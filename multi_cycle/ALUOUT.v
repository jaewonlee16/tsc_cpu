==> flow/design.v <==
module ALUOUT(
    input clk,
    input reset_n,
    input [15 : 0] ALU_result,
    output reg [15 : 0] ALU_out
    );
    always @ (posedge clk) begin
        if (~reset_n) ALU_out <= 0;
        else ALU_out <= ALU_result;
    end
endmodule
* From RTL to reports: ALUOUT
The steps from the RTL of ALUOUT to its reports follow in flow order. Line numbers count from 1 in the design file above. Cell names lack the library's common part. Not given: n/a
Set-up: top ALUOUT, clock input clk, cell library sky130hd, library corner tt_025C_1v80

* Word-level counts
Source: Yosys, flattened and elaborated, memories not mapped. Widths are those after wreduce; folded enables and synchronous resets count as part of the registers. Registers that Yosys merges into a memory's read port (data or address) are not register bits. Print and check cells do not count. Equal cells are merged and count once.
Operators by class: mux-type cells 0, eq/ne operators 0, $lt $le $gt $ge 0, bitwise operators 0, add/subtract/negate cells 0, $mul 0, shift operators 0, div/mod/pow operators 0, reductions and logical operators 0
Word-level totals: memory cells 0, bits of input ports 18, RAM bits 0, memory bits (read-only) 0, output and inout bits 16, clocked read ports x word width 0, flip-flop bits (word level) 16, latch bits 0, cells after elaboration 1

* Depth
Yosys ltp: most cells in a row. Word level: on the elaborated netlist, between registers, memories and ports. Mapped: between sequential cells and ports; inverters and the memories' decode and read muxes count.
Depth: word-level depth 0, ABC_AREA 0, gate-level depth with buffers 2, mapped depth without buffers 1

* Netlist
Yosys stat after the flow's synthesis: flattened, memories mapped to cells. It holds for the ABC_AREA given above (unset counts as 0); a run with the other value may have another netlist. Totals and module areas in this step are rounded.
Synthesis totals: sequential area 320 um^2, cell area after synthesis 447 um^2, buffers 1, mapped cells 33, flip-flop cells 16
Cells by type:
- dfxtp_1 | count 16, total area 320.307 um^2
- and2_2 | count 12, total area 90.086 um^2
- and2_1 | count 4, total area 25.024 um^2
- buf_6 | count 1, total area 11.261 um^2

* Worst setup path after synthesis
OpenSTA on the mapped netlist: ideal clock, no wires. The path of least setup slack (recovery checks aside). Input and output delay are each 20% of the period. Register names are those of the netlist, which keeps one name where synthesis merged equal registers.
Timing path post-synthesis: path type input to register, start point input port reset_n, end point register ALU_out[3], period 0.65 ns, data required time 0.534 ns, launch time at the first pin 0.130 ns, external input delay 0.130 ns, library setup time 0.116 ns, setup slack 0.152 ns, arrival 0.381 ns, path delay 0.367 ns, driving pins on the path 2, path buffers 1, synthesis period reached 0.498 ns
"path delay" = arrival - input delay + setup time. "driving pins on the path": output pins that drive a net of the path, with the launching flip-flop's if there is one; two outputs of one cell count as two. "synthesis period reached" is the clock period less the worst setup slack; recovery checks do not enter. This is arithmetic on one report: input and output delays are still those of the set period (20% each).
Between the ends, post-synthesis: cell sequence buf_6 -> and2_2, cells in the longest elaborated chain 0, elaborated cells between the ends (all ways) 0, source lines of those cells 0
RTL lines, path post-synthesis:
- from (decl) | RTL line 3 | input reset_n,
- to (assign) | RTL line 8 | if (~reset_n) ALU_out <= 0;
- to (assign) | RTL line 9 | else ALU_out <= ALU_result;
- to (decl) | RTL line 5 | output reg [15 : 0] ALU_out

* Worst path after layout
Path of least setup slack in the final report of flow run A (OpenROAD, finished layout, wires in). Where an end is a register, its clock arrival counts in the times.
Timing path after layout: path type register to output, start point register ALU_out[9], end point output port ALU_out[9], data required time 0.27 ns, setup slack -0.45 ns, arrival 0.71 ns, driving pins on the path 2, path buffers 1, period 0.334 ns, launch time at the first pin 0.27 ns, output delay 0.07 ns
Between the ends, after layout: cell sequence dfxtp_2 -> buf_6, cells in the longest elaborated chain 0, elaborated cells between the ends (all ways) 0, source lines of those cells 0
RTL lines, path after layout:
- from (decl) | RTL line 5 | output reg [15 : 0] ALU_out
- from (assign) | RTL line 8 | if (~reset_n) ALU_out <= 0;
- from (assign) | RTL line 9 | else ALU_out <= ALU_result;
- to (decl) | RTL line 5

Measured results for ALUOUT: 2 stored runs of the Yosys and OpenROAD flow on sky130hd. The settings differ; the order carries no meaning. The constraints put input and output delay at 20% of the set period each and load the outputs with 0.01 pF.
"period achieved" is the run's clock period less its worst setup slack. It is reckoned from that one timing run; input and output delays stay at 20% of the period that was set.
"critical path time" is the time allowed to the run's worst setup path (the clock period less input and output delay, where it has them) less its slack. Clock arrival times count: a late capture clock shortens it, a late launch clock lengthens it.
The measured numbers are rounded.

[flow run A] flow files
==> flow/run.sh <==
#!/bin/bash
# the make line also repeats the synthesis and layout settings of config.mk as NAME=value (left out here)
make -C /OpenROAD-flow-scripts/flow DESIGN_CONFIG=/design/flow/config.mk WORK_HOME=/design/flow/orfs CLKGATE_MAP_FILE= finish
==> flow/config.mk <==
export PLATFORM = sky130hd
export DESIGN_NAME = ALUOUT
export DESIGN_NICKNAME = ALUOUT
export VERILOG_FILES = /design/flow/design.v
export SDC_FILE = /design/flow/constraint.sdc
export NUM_CORES = 4
export LEC_CHECK = 0
export ABC_AREA = 0
export CAP_MARGIN = 20
export CORE_MARGIN = 2
export CORE_UTILIZATION = 31
export GPL_ROUTABILITY_DRIVEN = 1
export GPL_TIMING_DRIVEN = 1
export HOLD_SLACK_MARGIN = 0.27
export MIN_ROUTING_LAYER = met2
export PLACE_DENSITY = 0.95
export SLEW_MARGIN = 20
export TNS_END_PERCENT = 95
==> flow/constraint.sdc <==
create_clock -name core_clock -period 0.334 [get_ports {clk}]
set_input_delay 0.0668 -clock core_clock [delete_from_list [all_inputs] [get_ports {clk}]]
set_output_delay 0.0668 -clock core_clock [all_outputs]
set_load 0.01 [all_outputs]

[flow run A] result: period achieved 0.780 ns; lowest hold slack 0.109 ns; chip area in the Yosys report 447 um^2; worst slack on setup checks -0.446 ns; critical path time 0.71 ns; critical path type register to output; sum of negative setup slack -6.97 ns; std-cell area (final layout) 803 um^2; full die area 1760 um^2

[flow run B] flow files
==> flow/run.sh <==
#!/bin/bash
# the make line also repeats the synthesis and layout settings of config.mk as NAME=value (left out here)
make -C /OpenROAD-flow-scripts/flow DESIGN_CONFIG=/design/flow/config.mk WORK_HOME=/design/flow/orfs CLKGATE_MAP_FILE= finish
==> flow/config.mk <==
export PLATFORM = sky130hd
export DESIGN_NAME = ALUOUT
export DESIGN_NICKNAME = ALUOUT
export VERILOG_FILES = /design/flow/design.v
export SDC_FILE = /design/flow/constraint.sdc
export NUM_CORES = 4
export LEC_CHECK = 0
export ABC_AREA = 0
export CAP_MARGIN = 20
export CORE_MARGIN = 2
export CORE_UTILIZATION = 70
export CTS_CLUSTER_SIZE = 64
export GPL_TIMING_DRIVEN = 0
export HOLD_SLACK_MARGIN = 0.18
export MAX_ROUTING_LAYER = met4
export MIN_ROUTING_LAYER = met1
export SETUP_SLACK_MARGIN = 0.12
export SLEW_MARGIN = 15
==> flow/constraint.sdc <==
create_clock -name core_clock -period 0.393 [get_ports {clk}]
set_input_delay 0.0786 -clock core_clock [delete_from_list [all_inputs] [get_ports {clk}]]
set_output_delay 0.0786 -clock core_clock [all_outputs]
set_load 0.01 [all_outputs]

[flow run B] result: stopped before the end: floorplanning reported PDN-0185
