==> flow/design.v <==
module DMA (
    input CLK, BG,
    input [4 * 16 - 1 : 0] edata,
    input cmd,
    output reg BR, 
    output WRITE,
    output [16 - 1 : 0] addr, 
    output [4 * 16 - 1 : 0] data,
    output [1:0] offset,
    output interrupt); 
    initial begin
        counter <= 0;
        BR <= 0;
    end
    always @ (posedge CLK) begin
        if (cmd) BR <= 1;
        else if (counter == 16'd12 - 1) BR <= 0;
    end
    assign WRITE = BG;
    assign data = BG ? edata : 64'hz;
    assign addr = BG ? 16'h01F4 + 4 * offset : 16'hz;
    reg [16 - 1 : 0] counter;
    always @ (posedge CLK) begin
        if (BG && counter == 16'd12) counter <= 0;
        else if (BG) counter <= counter + 1;
    end
    assign offset = counter >> 2;  
endmodule
-- From RTL to reports: DMA
Tool output for the design above, in the order of the flow.
Line numbers count from 1 in the design file above.
Library cell names are shortened.
Not given: n/a
- design top: DMA
- clock: CLK
- standard-cell library: sky130hd
- corner: tt_025C_1v80

-- Elaborated design
Source: Yosys, flattened and elaborated, memories not mapped. Widths are those after wreduce; folded enables and synchronous resets count as part of the registers. Registers that Yosys merges into a memory's read port (data or address) are not register bits. Print and check cells do not count. Equal cells are merged and count once.
- register bits after elaboration: 17
- noted output and inout port bits: 85
- noted cells after elaboration: 9
- noted add/subtract/negate cells: 2
- equal/unequal tests at 2
- noted multiplexer cells: 2
- noted reductions and logical operators: 1
- operator list (operator ; number):
    64-bit two-way mux ; 1
    16-bit by 4-bit == test with 1-bit output (second input constant) ; 2
    16-bit by 1-bit adder with 16-bit output (second input constant) ; 1
    16-bit two-way mux ; 1
    9-bit by 4-bit adder with 10-bit output (first input constant) ; 1
    1-bit logical AND ; 1

-- Depth
Depth = most cells in a row (Yosys ltp): at word level without a register or memory, in the mapped netlist without a sequential cell, where the memories' decode and read muxes count.
- noted word-level depth: 2
- noted ABC_AREA: 0
- mapped depth at 5
- depth with buffers taken out: 5

-- Synthesis result
The flow's flattened synthesis, as Yosys stat reports it; memories are mapped. The netlist is that of the ABC_AREA named above (0 if unset); the other value can give another one.
- mapped cells: 164
- noted chip area (Yosys): 1387.6 µm²
- area of sequential cells: 340.3 µm²
- noted mapped flip-flops: 17
- cell types (type ; number ; area in all (µm²)):
    buf_4 ; 80 ; 600.576
    dfxtp_1 ; 17 ; 340.326
    xor2_1 ; 10 ; 87.584
    ha_1 ; 4 ; 50.048
    xnor2_1 ; 4 ; 35.034
    nor4_1 ; 5 ; 31.28
    nand2_1 ; 8 ; 30.029
    inv_1 ; 7 ; 26.275
    nand3_1 ; 5 ; 25.024
    nand4_1 ; 4 ; 25.024
    nor2_1 ; 6 ; 22.522
    or4_4 ; 2 ; 22.522
    nor4_4 ; 1 ; 21.27
    nor3_1 ; 3 ; 15.014
    mux2i_1 ; 1 ; 10.01
    and4_1 ; 1 ; 8.758
    o41ai_1 ; 1 ; 8.758
    or4_1 ; 1 ; 7.507
Not listed: further types 4, cells in them 4.

-- Path before layout
Path of least setup slack by OpenSTA after synthesis, without wires, with an ideal clock, recovery checks aside; 20% of the period is set as input and as output delay. Where synthesis merged equal registers, the netlist keeps one of their names.
- path type: reg2reg
- from: register counter[3]
- to: register counter[14]
- clock period at 2.13 ns
- library setup time at 0.134 ns
- noted launch time at the first pin: 0.000 ns
- arrival: 1.308 ns
- slack at 0.688 ns
- path delay at 1.442 ns
- noted stages on the path: 5
- period reached after synthesis: 1.442 ns
"path delay" is the arrival time less input delay plus setup time.
"stages on the path": output pins that drive a net of the path, with the launching flip-flop's if there is one; two outputs of one cell count as two.
"period reached after synthesis" is the clock period less the worst setup slack; recovery checks do not enter. This is arithmetic on one report: input and output delays are still those of the set period (20% each).
Between the ends stands the longest chain of elaborated cells between them, by number of cells; it is not shown to be the way that was timed. Of several equally long chains one is given.
Each line given opens the expression or statement behind the cell; cells for indexed reads and writes are added by Yosys, which also makes memories of some case tables.
- cells stage by stage: dfxtp_1 ha_1 nand3_1 nor4_1 xor2_1
- noted cells in the longest elaborated chain: 2
- RTL lines, path post-synthesis (element ; line ; text):
    start, declared ; 22 ; reg [16 - 1 : 0] counter;
    start, assigned ; 24 ; if (BG && counter == 16'd12) counter <= 0;
    start, assigned ; 25 ; else if (BG) counter <= counter + 1;
    16-bit by 4-bit == test with 1-bit output ; 24 ;
    1-bit logical AND ; 24 ;
    end, assigned ; 24 ;
    end, assigned ; 25 ;
    end, declared ; 22 ;
Some nets on the timed path still bear RTL names; the line given drives or declares the net.
- nets with RTL names, path post-synthesis (net ; line ; text):
    addr[9] ; 21 ; assign addr = BG ? 16'h01F4 + 4 * offset : 16'hz;

-- Path in the finished layout
From the final timing report of run 1: the path of least setup slack in the routed layout; clock arrival at registers is part of the times.
- path type: reg2out
- from: register counter[2]
- to: output port addr[8]
- clock period at 1.55 ns
- noted launch time at the first pin: 0.25 ns
- arrival: 1.20 ns
- slack at 0.04 ns
- noted stages on the path: 4
Between the ends stands the longest chain of elaborated cells between them, by number of cells; it is not shown to be the way that was timed. Of several equally long chains one is given.
- cells stage by stage: dfxtp_2 ha_1 inv_1 dlygate4sd2_1
- noted cells in the longest elaborated chain: 2
- RTL lines, path post-layout (element ; line ; text):
    start, declared ; 22 ; reg [16 - 1 : 0] counter;
    start, assigned ; 24 ; if (BG && counter == 16'd12) counter <= 0;
    start, assigned ; 25 ; else if (BG) counter <= counter + 1;
    9-bit by 4-bit adder with 10-bit output ; 21 ; assign addr = BG ? 16'h01F4 + 4 * offset : 16'hz;
    16-bit two-way mux ; 21 ;
    end, declared ; 7 ; output [16 - 1 : 0] addr,

Memo
Re: implementation data of DMA

Module DMA, platform sky130hd: 2 stored runs of the flow (Yosys, OpenROAD) with differing settings, in no particular order. Input and output delays are each 20% of the period that was set; the output load is 0.01 pF.
"allowed time less slack (worst setup path)" means the part of the period allowed to the worst setup path (the constraints hold back 20% at inputs and 20% at outputs) less its slack; where the path has registers, the arrival times of their clocks count too.
"power consumption" is the tool's figure for a default switching activity; nothing was simulated.

Run 1
Settings were period_ns = 1.55; CORE_UTILIZATION = 21; CAP_MARGIN = 20; CORE_MARGIN = 2; SLEW_MARGIN = 20
- noted the sum of negative setup slack: 0.000 ns
- standard-cell area after layout at 1238.7 µm²
- power consumption: 1718 uW
- setup slack of the worst path at 0.041 ns
- noted the allowed time less slack (worst setup path): 1.20 ns
- critical path kind: reg2out
- area of the synthesized netlist: 1387.6 µm²
- die size: 7273.5 µm²
- noted the utilization after layout: 19.4 %

Run 2
Settings were period_ns = 0.875; CORE_UTILIZATION = 29; SETUP_SLACK_MARGIN = 0.14; PLACE_DENSITY_LB_ADDON = 0.15; HOLD_SLACK_MARGIN = -0.03; CORE_ASPECT_RATIO = 1.0; CELL_PAD_IN_SITES_DETAIL_PLACEMENT = 1; GPL_TIMING_DRIVEN = 0; CAP_MARGIN = 30; SLEW_MARGIN = 15; MAX_ROUTING_LAYER = met5; CORE_MARGIN = 2
- noted the sum of negative setup slack: -11.874 ns
- standard-cell area after layout at 2808.9 µm²
- power consumption: 5093 uW
- setup slack of the worst path at -0.656 ns
- noted the allowed time less slack (worst setup path): 1.53 ns
- critical path kind: reg2reg
- area of the synthesized netlist: 1387.6 µm²
- die size: 5353.9 µm²
- noted the utilization after layout: 60.3 %
